==> flow/design.v <==
`timescale 1ns / 1ps
module crc_calc(
    input clk,
    input rst,
    input [31:0] din,
    input din_en,
    input sop,
    input eop,
    input inv_crc,
    output reg [15:0] crc_dout,
    output crc_rdy
    );
    reg [31 : 0] crc_lo;
    reg [31 : 0] crc_hi;
    reg [31 : 0] crc32;
    reg [31 : 0] crc16;
    reg [2 : 0] crc_calc_state;
    always @(posedge clk) begin
        if(rst == 1) begin
            crc_calc_state <= 0;
            crc_dout <= 16'h0000;
        end else begin
            case(crc_calc_state)
                0: begin 
                    if(din_en == 1) begin
                        if(sop == 1) begin
                            crc_lo <= {16'h0000, din[15 : 0]};
                            crc_hi <= {16'h0000, din[31 : 16]};        
                        end else begin
                            crc_lo <= crc_lo + din[15 : 0];
                            crc_hi <= crc_hi + din[31 : 16];
                        end                        
                        if(eop == 1) begin
                            crc_calc_state <= 1;
                        end
                    end
                end
                1: begin
                    crc32 <= crc_hi + crc_lo;
                    crc_calc_state <= 2;        
                end
                2: begin
                    crc16 <= crc32[15 : 0] + crc32[31 : 16];
                    crc_calc_state <= 3;    
                end
                3: begin
                    if(inv_crc == 1) begin
                        crc_dout <= ~crc16;
                    end else begin
                        crc_dout <= crc16;
                    end
                    crc_calc_state <= 4;    
                end
                4: begin                                
                    crc_calc_state <= 0;    
                end
            endcase    
        end
    end
    assign crc_rdy = (crc_calc_state == 4);                   
endmodule
Tool chain data of crc_calc --
What the tools print for crc_calc, step after step. Line numbers count from 1 in the design file above. Library cell names are shortened. Not given: -
Inputs: top module crc_calc, clock clk, library sky130hd, corner tt_025C_1v80

Word-level counts --
Yosys after proc, flatten, opt, wreduce and memory -nomap, before mapping. Memory bits, and registers merged into a memory's read port (data or address), are not among the register bits. Print and check cells are not counted. Equal cells are merged and count once.
Operators by class: add/subtract/negate cells 4, multiply operators 0, divide/modulo/power cells 0, $lt $le $gt $ge 0, eq/ne operators 6, shifts and indexed selects 0, mux-type cells 6, bitwise gates (word level) 2, reduce/logical cells 6
Operators with widths (number):
- adder 32 x 16 -> 32 bit | 2
- two-way mux 16 bit | 3
- adder 32 bit | 1
- adder 16 bit | 1
- NOT 16 bit | 1
- case mux 3 bit (select 5 bit) | 1
- == test 3 x 2 -> 1 bit (second input constant) | 2
- AND reduction 3 bit | 2
- two-way mux 3 bit | 2
- nonzero test 5 bit | 1
- != test 2 bit (second input constant) | 2
- AND reduction 2 bit | 2
- == test 3 x 1 -> 1 bit (second input constant) | 1
- == test 3 bit (second input constant) | 1
- logical NOT 3 bit | 1
- NOT 1 bit | 1
Word-level totals: register bits 131, latch bits 0, memory bits (writable) 0, ROM bits 0, clocked read ports x word width 0, memories 0, input bits 38, output and inout port bits 17, word-level cells 32

Depth --
Depth = most cells in a row (Yosys ltp): at word level without a register or memory, in the mapped netlist without a sequential cell, where the memories' decode and read muxes count.
Depth: word-level depth 3, ABC_AREA 0, mapped depth 10

After synthesis --
Source: synth_stat.txt of the flow (Yosys; design flattened, memories mapped). It holds for the ABC_AREA given above (unset counts as 0); a run with the other value may have another netlist.
Cells by type (number):
- edfxtp_1 | 112
- ha_1 | 78
- xnor2_1 | 59
- dfxtp_1 | 21
- a21oi_1 | 80
- o21ai_0 | 67
- nand2_1 | 73
- nor2_1 | 69
- xor2_1 | 27
- a211oi_1 | 25
- a21o_1 | 20
- mux2_2 | 13
- nand3_1 | 27
- o31ai_1 | 17
- inv_1 | 33
- o21bai_1 | 13
- or4_1 | 12
- or3_1 | 14
Not listed: further types 48, cells in them 188.
Mapped netlist: standard cells after synthesis 948, cell area after synthesis 0.0092964 mm², sequential area 0.0037836 mm², flip-flop cells 133, buffers 30

Worst setup path after synthesis --
Source: OpenSTA report_checks on the synthesized netlist (no wires, ideal clock, input and output delay 20% of the period each), path of least setup slack; recovery checks are left aside. Register names are those of the netlist, which keeps one name where synthesis merged equal registers.
Path after synthesis: kind input to register, start point input din_en, end point register crc_hi[0], clock period 5100 ps, external input delay 1020 ps, setup time 489 ps, data arrival time 3782 ps, path slack 829 ps, path delay 3251 ps, stages on the path 2, path buffers 0, synthesis period reached 4271 ps
"path delay" = arrival - input delay + setup time. "stages on the path": output pins that drive a net of the path, with the launching flip-flop's if there is one; two outputs of one cell count as two. "synthesis period reached" = period - worst setup slack (recovery checks aside). The figure is calculated, with input and output delays left at 20% of the set period. The rows between start and end are the longest chain of elaborated cells between them; the timing report does not say that the signal goes this way. Where chains are equally long, one stands for them. Each line given opens the expression or statement behind the cell; cells for indexed reads and writes are added by Yosys, which also makes memories of some case tables.
On the way, after synthesis: cell sequence nand2_1 nor2_1, cells in the longest elaborated chain 1, elaborated cells on any way between the ends 1, RTL lines with such cells 0, those cells by class 1 x reduce/logical
RTL lines, path after synthesis:
- from (decl) | line 6 | input din_en,
- AND reduction 3 bit
- to (assign) | line 28 | crc_hi <= {16'h0000, din[31 : 16]};
- to (assign) | line 31 | crc_hi <= crc_hi + din[31 : 16];
- to (decl) | line 14 | reg [31 : 0] crc_hi;

Worst path after layout --
From the final timing report of flow run A: the path of least setup slack in the routed layout; clock arrival at registers is part of the times. The report prints the path's times to 10 ps; the period is as set.
Path after layout: kind register to register, start point register crc_hi[0], end point register crc32[20], clock period 2450 ps, setup time 260 ps, data arrival time 3320 ps, path slack -680 ps, stages on the path 10, path buffers 0
The rows between start and end are the longest chain of elaborated cells between them; the timing report does not say that the signal goes this way. Where chains are equally long, one stands for them.
On the way, after layout: cell sequence edfxtp_1 ha_2 fa_2 a21oi_4 nor3_2 a311o_1 o41a_1 a21boi_2 nor2_1 xor2_1, cells in the longest elaborated chain 1, elaborated cells on any way between the ends 1, RTL lines with such cells 1, those cells by class 1 x add/sub
RTL lines, path after layout:
- from (decl) | line 14 | reg [31 : 0] crc_hi;
- from (assign) | line 28 | crc_hi <= {16'h0000, din[31 : 16]};
- from (assign) | line 31 | crc_hi <= crc_hi + din[31 : 16];
- adder 32 bit | line 39 | crc32 <= crc_hi + crc_lo;
- to (assign) | line 39
- to (decl) | line 15 | reg [31 : 0] crc32;

FLOW RESULTS
============

Module crc_calc, platform sky130hd: 2 stored runs of the flow (Yosys, OpenROAD) with differing settings, in no particular order. Input and output delays are each 20% of the period that was set; the output load is 0.01 pF.
"power consumption" rests on the timing tool's default activity at the inputs, not on a simulated workload.

* Flow run A | settings: period_ns 2.45; CORE_UTILIZATION 66; SETUP_SLACK_MARGIN -0.04; PLACE_DENSITY_LB_ADDON 0.08; HOLD_SLACK_MARGIN 0.15; CORE_ASPECT_RATIO 0.92; CORE_MARGIN 2; TNS_END_PERCENT 95; CTS_CLUSTER_SIZE 70; CTS_CLUSTER_DIAMETER 245; CAP_MARGIN 20; SLEW_MARGIN 20 | results: Yosys chip area after synthesis 0.0092964 mm²; area inside the die boundary 0.0150517 mm²; area of the standard cells in the finished layout 0.01303 mm²; utilization in the final report 94.8%; setup slack of the worst path -677 ps; total negative slack -24611 ps; power consumption 7.673 mW
* Flow run B | settings: period_ns 3.66; CORE_UTILIZATION 50; CORE_MARGIN 6; CELL_PAD_IN_SITES_GLOBAL_PLACEMENT 3; GPL_TIMING_DRIVEN 1; GPL_ROUTABILITY_DRIVEN 0; CAP_MARGIN 5; SLEW_MARGIN 5; MIN_ROUTING_LAYER met1; MAX_ROUTING_LAYER met4 | stopped before the end: placement reported GPL-0301
